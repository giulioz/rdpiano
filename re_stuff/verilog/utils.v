==> flow/design.v <==
module FSYNC_Gen(input clk, output reg fsync);
  reg [11:0] counter = 12'd2559;
  parameter MAX_CYCLES = 12'd2560;
  always @(posedge clk) begin
   if (counter == MAX_CYCLES)
     counter <= 12'd0;
    else
      counter <= counter + 12'd1;
  end
  assign fsync = ~((counter == MAX_CYCLES-1) ? 1'b1 : 1'b0);
endmodule
# From RTL to reports: FSYNC_Gen
# What the tools print for FSYNC_Gen, step after step.
# Lines are those of the file above, counted from 1.
# Operators: Yosys type, input widths -> output width; for muxes data width and select width s.
# Cell names lack the library's common part.
# Not given: n/a
[setup]
design = "FSYNC_Gen"
clock = "clk"
cell_library = "sky130hd"
pvt_corner = "tt_025C_1v80"

# Word-level counts
# Counts by Yosys on the flattened word-level netlist (proc, flatten, opt, wreduce; memories kept). Register bits leave out memories and registers merged into their read ports (data or address); mux counts leave out enables and synchronous resets folded into registers. Print and check cells are left out. Cells with the same type and inputs are merged into one.
[bits]
ff_bits = 12
inputBits = 1
output_inout_bits = 1
elab_cells = 6
[op_classes]
n_addsub = 1
equal = 2
n_mux = 1
n_logic = 1
[op_table]
columns = ["cell", "count"]
rows = [
  ["$eq 12x12->1 const B", 2],
  ["$add 12x1->12 const B", 1],
  ["$not 1->1", 1],
  ["$mux 1", 1],
]

# Logic depth
# Yosys ltp: most cells in a row. Word level: on the elaborated netlist, between registers, memories and ports. Mapped: between sequential cells and ports; inverters and the memories' decode and read muxes count.
[logic_depth]
word_depth = 3
ABC_AREA = 0
depth_mapped = 5
mapped_depth_nobuf = 5

# Netlist
# Source: synth_stat.txt of the flow (Yosys; design flattened, memories mapped). It holds for the ABC_AREA given above (unset counts as 0); a run with the other value may have another netlist.
[synth_totals]
mapped_cells = 54
yosys_area_um2 = 539.3
sequential_area_um2 = 240.2
flip_flops = 12
n_buf = 0
[types]
columns = ["cell", "count", "type_area_um2"]
rows = [
  ["dfxtp_1", 12, 240.23],
  ["xnor2_1", 7, 61.309],
  ["nand4_1", 5, 31.28],
  ["ha_1", 2, 25.024],
  ["nor4_4", 1, 21.27],
  ["nand3_1", 4, 20.019],
  ["o31ai_1", 2, 15.014],
  ["or4_1", 2, 15.014],
  ["nand2_1", 3, 11.261],
  ["nor2_1", 3, 11.261],
  ["or4_4", 1, 11.261],
  ["a21oi_1", 2, 10.01],
  ["and4_2", 1, 10.01],
  ["or2b_2", 1, 8.758],
  ["xor2_1", 1, 8.758],
  ["and3_2", 1, 7.507],
  ["inv_1", 2, 7.507],
  ["and3_1", 1, 6.256],
]
# Not listed: further types 3, cells in them 3.

# Timing after synthesis
# Source: OpenSTA report_checks on the synthesized netlist (no wires, ideal clock, input and output delay 20% of the period each), path of least setup slack; recovery checks are left aside. Register names are those of the netlist, which keeps one name where synthesis merged equal registers.
[synth_timing]
kind = "reg2reg"
from = "register counter[2]"
to = "register counter[2]"
clock_period_ns = 1.8
setup_ns = 0.127
launch_ns = 0.000
arrival_time_ns = 1.266
required_ns = 1.673
slack_ns = 0.407
path_delay_ns = 1.393
driving_pins = 4
n_path_buf = 0
period_less_setup_slack_ns = 1.393
# "path_delay_ns" is the arrival time less input delay plus setup time.
# "driving_pins": output pins that drive a net of the path, with the launching flip-flop's if there is one; two outputs of one cell count as two.
# "period_less_setup_slack_ns" = period - worst setup slack (recovery checks aside). The figure is calculated, with input and output delays left at 20% of the set period.
# The rows between start and end are the longest chain of elaborated cells between them; the timing report does not say that the signal goes this way. Where chains are equally long, one stands for them.
# A line is the first line of the expression or statement that the cell stems from. Yosys adds cells for indexed reads and writes and turns some case tables into memories.
[synth_between]
cell_sequence = "dfxtp_1 > or4_4 > nor4_4 > nor2_1"
elab_chain_cells = 1
cells_between = 2
lines_between = 2
classes_between = "1 x add/sub; 1 x eq/ne"
[synth_rtl]
columns = ["element", "line_no", "rtl"]
rows = [
  ["start: declaration", 2, "reg [11:0] counter = 12'd2559;"],
  ["start: assignment", 6, "counter <= 12'd0;"],
  ["start: assignment", 8, "counter <= counter + 12'd1;"],
  ["$add 12x1->12", 8, ""],
  ["end: assignment", 6, ""],
  ["end: assignment", 8, ""],
  ["end: declaration", 2, ""],
]

# Worst path after layout
# From the final timing report of flow run 1: the path of least setup slack in the routed layout; clock arrival at registers is part of the times.
[layout_timing]
kind = "reg2reg"
from = "register counter[4]"
to = "register counter[11]"
clock_period_ns = 0.925
setup_ns = 0.11
launch_ns = 0.26
arrival_time_ns = 1.56
required_ns = 1.08
slack_ns = -0.48
driving_pins = 5
n_path_buf = 1
# The rows between start and end are the longest chain of elaborated cells between them; the timing report does not say that the signal goes this way. Where chains are equally long, one stands for them.
[layout_between]
cell_sequence = "dfxtp_4 > or4_4 > nor4_4 > buf_6 > a21oi_1"
elab_chain_cells = 1
cells_between = 2
lines_between = 2
classes_between = "1 x add/sub; 1 x eq/ne"
[layout_rtl]
columns = ["element", "line_no", "rtl"]
rows = [
  ["start: declaration", 2, "reg [11:0] counter = 12'd2559;"],
  ["start: assignment", 6, "counter <= 12'd0;"],
  ["start: assignment", 8, "counter <= counter + 12'd1;"],
  ["$add 12x1->12", 8, ""],
  ["end: assignment", 6, ""],
  ["end: assignment", 8, ""],
  ["end: declaration", 2, ""],
]

# Module FSYNC_Gen, platform sky130hd: 2 stored runs of the flow (Yosys, OpenROAD) with differing settings, in no particular order. Input and output delays are each 20% of the period that was set; the output load is 0.01 pF.
# "achieved_period_ns" = clock period - worst setup slack. The figure is calculated, with input and output delays left at 20% of the set period.
# "worstPathTime_ns" means the part of the period allowed to the worst setup path (the constraints hold back 20% at inputs and 20% at outputs) less its slack; where the path has registers, the arrival times of their clocks count too.

[[run]]
name = "flow run 1"
[run.settings]
period_ns = 0.925
CORE_UTILIZATION = 19
SETUP_SLACK_MARGIN = 0.04
PLACE_DENSITY_LB_ADDON = 0.2
CTS_CLUSTER_DIAMETER = 99
MAX_ROUTING_LAYER = "met4"
CAP_MARGIN = 20
CORE_MARGIN = 2
SLEW_MARGIN = 20
[run.results]
synth_chip_area_um2 = 539.3
die_footprint_um2 = 3280.4
post_route_util_pct = 33.2
timing.setup.ws_ns = -0.484
fin_tns_ns = -3.325
hold_ws_ns = 0.468
achieved_period_ns = 1.409
worstPathTime_ns = 1.41
critical_path_type = "reg2reg"

[[run]]
name = "flow run 2"
[run.settings]
period_ns = 2.74
CORE_UTILIZATION = 31
SETUP_SLACK_MARGIN = -0.26
CELL_PAD_IN_SITES_DETAIL_PLACEMENT = 0
TNS_END_PERCENT = 25
GPL_TIMING_DRIVEN = 1
GPL_ROUTABILITY_DRIVEN = 1
CTS_CLUSTER_SIZE = 18
SLEW_MARGIN = 35
MAX_ROUTING_LAYER = "met5"
CAP_MARGIN = 20
CORE_MARGIN = 2
[run.results]
synth_chip_area_um2 = 539.3
die_footprint_um2 = 2089.4
post_route_util_pct = 35.1
timing.setup.ws_ns = 0.523
fin_tns_ns = 0.000
hold_ws_ns = 0.475
achieved_period_ns = 2.217
worstPathTime_ns = 1.67
critical_path_type = "reg2out"
