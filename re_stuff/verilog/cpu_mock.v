==> flow/design.v <==
module CPUMock (
  input wire XTAL_IN,  
  input wire RESET_IN,
  output reg E_IN,  
  output reg RW, AS,
  input wire IRQ,
  output wire [7:0] DATA_ADDR_LOW,
  output reg [7:0] AD_HIGH,
  input wire shouldWrite,
  output reg writeDone,
  input wire [15:0] writeAddress,
  input wire [15:0] writeData
);
  reg [4:0] write_counter;
  reg data_addr_low_oe;  
  reg [7:0] data_addr_low_out;
  assign DATA_ADDR_LOW = data_addr_low_oe ? data_addr_low_out : 8'bz;
  always @(posedge XTAL_IN or posedge RESET_IN) begin
    if (RESET_IN) begin
      E_IN <= 1;
      RW <= 1;
      AS <= 0;
      AD_HIGH <= 8'b0;
      data_addr_low_out <= 8'b0;
      data_addr_low_oe <= 0;
      writeDone <= 0;
      write_counter <= 0;
    end else begin
      if (!shouldWrite) begin
        AD_HIGH <= writeAddress[15:8];
        writeDone <= 0;
      end else if (shouldWrite && write_counter == 0) begin
        write_counter <= 1;
        writeDone <= 0;
      end else if (write_counter != 0) begin
        write_counter <= write_counter + 1;
        case (write_counter)
          5'd1: begin
            E_IN <= 0;
          end
          5'd2: begin
            RW <= 0;
          end
          5'd3: begin
            AS <= 1;
            AD_HIGH <= writeAddress[15:8];
            data_addr_low_out <= writeAddress[7:0];
            data_addr_low_oe <= 1;
          end
          5'd4: begin
            AS <= 0;
          end
          5'd5: begin
            E_IN <= 1;
            data_addr_low_out <= writeData[7:0];
            data_addr_low_oe <= 1;
          end
          5'd6: begin
            E_IN <= 0;
          end
          5'd7: begin
          end
          5'd8: begin
            AS <= 1;
            AD_HIGH <= writeAddress[15:8];
            data_addr_low_out <= writeAddress[7:0] + 1;  
            data_addr_low_oe <= 1;
          end
          5'd9: begin
            AS <= 0;
          end
          5'd10: begin
            E_IN <= 1;
            data_addr_low_out <= writeData[15:8];
            data_addr_low_oe <= 1;
          end
          5'd11: begin
            RW <= 1;
          end
          5'd12: begin
            data_addr_low_oe <= 0;
            writeDone <= 1;
            write_counter <= 0;  
          end
          default: begin
          end
        endcase
      end
    end
  end
endmodule
From RTL to reports: CPUMock

Tool output for the design above, in the order of the flow.
Line numbers count from 1 in the design file above.
Operators: Yosys type, input widths -> output width; for muxes data width and select width s.
Library cell names are shortened.
Not given: n/a

Top module: CPUMock
Clock port: XTAL_IN
Cell library: sky130hd
Corner: tt_025C_1v80

Elaborated design

Counts by Yosys on the flattened word-level netlist (proc, flatten, opt, wreduce; memories kept). Register bits leave out memories and registers merged into their read ports (data or address). Print and check cells are left out.

Flip-flop bits (word level): 26
Elaborated cells: 66
Output and inout port bits: 20
Input bits: 36

Equality and inequality tests: 16
Mux-type cells: 17
Reductions and logical operators: 22
Bitwise gates (word level): 1
Add/subtract/negate cells: 2

Operator list:

| cell                | number |
| $mux 8              | 5 |
| $pmux 8 s4          | 1 |
| $eq 5x4->1 const B  | 5 |
| $reduce_and 4->1    | 5 |
| $eq 5x3->1 const B  | 3 |
| $mux 5              | 3 |
| $reduce_bool 2->1   | 5 |
| $eq 5x2->1 const B  | 2 |
| $reduce_or 2->1     | 4 |
| $add 8x1->8 const B | 1 |
| $pmux 1 s2          | 4 |
| $ne 3x1->1 const B  | 2 |
| $add 5x1->5 const B | 1 |
| $eq 5x1->1 const B  | 1 |
| $logic_not 5->1     | 1 |
| $reduce_bool 5->1   | 1 |
| $ne 2x2->1 const B  | 2 |
| $reduce_and 2->1    | 2 |
| $reduce_bool 4->1   | 1 |
| $reduce_or 4->1     | 1 |
| $mux 1              | 4 |
| $reduce_and 3->1    | 1 |
| $ne 2x1->1 const B  | 1 |
| $logic_and 1x1->1   | 1 |
| $not 1->1           | 1 |

Logic depth

Depth = most cells in a row (Yosys ltp): at word level without a register or memory, in the mapped netlist without a sequential cell, where the memories' decode and read muxes count.

Word-level depth: 6
ABC_AREA: 1
Mapped depth: 14
Mapped depth without buffers: 13

Mapped cells and area

Yosys stat after the flow's synthesis: flattened, memories mapped to cells. It holds for the ABC_AREA given above (unset counts as 0); a run with the other value may have another netlist.
The area totals of this step are shown rounded.

Cell types:

| type    | number | total area (µm²) |
| dfrtp_1 | 23     | 575.552 |
| nand2_1 | 79     | 296.534 |
| nand3_1 | 43     | 215.206 |
| inv_1   | 26     | 97.594 |
| nor2_1  | 19     | 71.318 |
| ha_1    | 5      | 62.56 |
| dfstp_2 | 2      | 52.55 |
| nor2_4  | 4      | 45.043 |
| nand2_2 | 7      | 43.792 |
| buf_6   | 3      | 33.782 |
| o21ai_0 | 6      | 30.029 |
| o22ai_1 | 3      | 18.768 |
| xor2_1  | 2      | 17.517 |
| nor2_2  | 2      | 12.512 |
| nand2_4 | 1      | 11.261 |
| a21oi_1 | 2      | 10.01 |
| buf_2   | 2      | 10.01 |
| nand3_2 | 1      | 10.01 |

Other cell types: 6; their cells: 7.

Sequential area: 0.000628 mm²
Chip area (Yosys): 0.00166 mm²
Mapped flip-flops: 25
Buffers: 7
Mapped cells: 237

Timing after synthesis

Source: OpenSTA report_checks on the synthesized netlist (no wires, ideal clock, input and output delay 20% of the period each), path of least setup slack; recovery checks are left aside. Register names are those of the netlist, which keeps one name where synthesis merged equal registers.

Kind: reg-to-reg
Start point: reg write_counter[0]
End point: reg data_addr_low_out[5]
Delay of the path: 1.580 ns
Path buffers: 1
Stages: 15
Clock period: 3.17 ns
Setup time: 0.116 ns
Data required time: 3.054 ns
Launch time at the first pin: 0.000 ns
Setup slack: 1.590 ns
Arrival time: 1.464 ns
Period reached after synthesis: 1.58 ns

"delay of the path" is the arrival time less input delay plus setup time.
"stages": output pins that drive a net of the path, with the launching flip-flop's if there is one; two outputs of one cell count as two.
"period reached after synthesis" = period - worst setup slack (recovery checks aside). The figure is calculated, with input and output delays left at 20% of the set period.
Between the ends stands the longest chain of elaborated cells between them, by number of cells; it is not shown to be the way that was timed. Of several equally long chains one is given.
Each line given opens the expression or statement behind the cell; cells for indexed reads and writes are added by Yosys, which also makes memories of some case tables.
A register here has more assigning lines than the two given.

Cell sequence: dfrtp_1 inv_1 ha_1 inv_1 nor2_4 nand2_2 nand2_2 inv_2 nand2_2 nand2_2 buf_6 nand2_1 inv_1 nand2_1 nand2_1
Length of the longest elaborated chain: 4
Elaborated cells on any way between the ends: 11
Source lines of those cells: 3
Classes of those cells: eq/ne (4); mux (1); logic (1); reduce/logical (5)

RTL lines, path post-synthesis:

| element           | line | source |
| from (decl)       | 14   | `reg [4:0] write_counter;` |
| from (assign)     | 27   | `write_counter <= 0;` |
| from (assign)     | 36   | `write_counter <= write_counter + 1;` |
| $logic_not 5->1   | 32   |  |
| $logic_and 1x1->1 | 32   |  |
| $not 1->1         | n/a  |  |
| $reduce_and 4->1  | n/a  |  |
| to (assign)       | 47   | `data_addr_low_out <= writeAddress[7:0];` |
| to (assign)       | 55   | `data_addr_low_out <= writeData[7:0];` |
| to (decl)         | 16   | `reg [7:0] data_addr_low_out;` |

Timing after layout

From the final timing report of run 1: the path of least setup slack in the routed layout; clock arrival at registers is part of the times.

Kind: reg-to-reg
Start point: reg write_counter[0]
End point: reg data_addr_low_out[0]
Launch time at the first pin: 0.26 ns
Arrival time: 2.17 ns
Path buffers: 0
Setup time: 0.11 ns
Stages: 12
Clock period: 3.1 ns
Data required time: 3.25 ns
Setup slack: 1.08 ns

Between the ends stands the longest chain of elaborated cells between them, by number of cells; it is not shown to be the way that was timed. Of several equally long chains one is given.
A register here has more assigning lines than the two given.

Cell sequence: dfrtp_1 inv_1 ha_1 inv_1 nor2_4 nand2_1 nand2_2 nand2_2 nand2_2 inv_1 nand2_1 nand2_1
Length of the longest elaborated chain: 4
Elaborated cells on any way between the ends: 11
Source lines of those cells: 3
Classes of those cells: eq/ne (4); mux (1); logic (1); reduce/logical (5)

RTL lines, path after layout:

| element           | line | source |
| from (decl)       | 14   | `reg [4:0] write_counter;` |
| from (assign)     | 27   | `write_counter <= 0;` |
| from (assign)     | 36   | `write_counter <= write_counter + 1;` |
| $logic_not 5->1   | 32   |  |
| $logic_and 1x1->1 | 32   |  |
| $not 1->1         | n/a  |  |
| $reduce_and 4->1  | n/a  |  |
| to (assign)       | 47   | `data_addr_low_out <= writeAddress[7:0];` |
| to (assign)       | 55   | `data_addr_low_out <= writeData[7:0];` |
| to (decl)         | 16   | `reg [7:0] data_addr_low_out;` |

Hand-over note for CPUMock

Design CPUMock on sky130hd. What follows are 2 stored runs of the flow, each under its own settings; their order means nothing. The constraints put input and output delay at 20% of the set period each and load the outputs with 0.01 pF.
"achieved period": clock period set for the run, less the worst setup slack. It is reckoned from that one timing run; input and output delays stay at 20% of the period that was set.
"total power of the final layout" is the tool's figure for a default switching activity; nothing was simulated.
The measured numbers are rounded.
A setting shown as . is not set for that run.
A result given as . is not shown for that run.

| name                                         | run 1   | run 2 |
| period_ns                                    | 3.1     | 1.8   |
| CORE_UTILIZATION                             | 21      | 62    |
| PLACE_DENSITY_LB_ADDON                       | 0.04    | 0.06  |
| CORE_ASPECT_RATIO                            | 0.64    | .     |
| CORE_MARGIN                                  | 3       | 4     |
| CELL_PAD_IN_SITES_GLOBAL_PLACEMENT           | 3       | .     |
| CELL_PAD_IN_SITES_DETAIL_PLACEMENT           | 1       | .     |
| TNS_END_PERCENT                              | 60      | .     |
| ABC_AREA                                     | 1       | 0     |
| CTS_CLUSTER_DIAMETER                         | 117     | .     |
| CAP_MARGIN                                   | 20      | 20    |
| SLEW_MARGIN                                  | 20      | 20    |
| SETUP_SLACK_MARGIN                           | .       | 0.02  |
| GPL_ROUTABILITY_DRIVEN                       | .       | 0     |
| standard-cell area of the final layout (mm²) | 0.00237 | .     |
| post-route setup TNS (ns)                    | 0.000   | .     |
| die size (mm²)                               | 0.00902 | .     |
| area of the synthesized netlist (mm²)        | 0.00166 | .     |
| total power of the final layout (mW)         | 1.98    | .     |
| achieved period (ns)                         | 2.024   | .     |
| setup slack of the worst path (ns)           | 1.08    | .     |
| final worst hold slack (ns)                  | 0.489   | .     |

Run 2: not finished: placement ended with error FLW-0024

End of note.
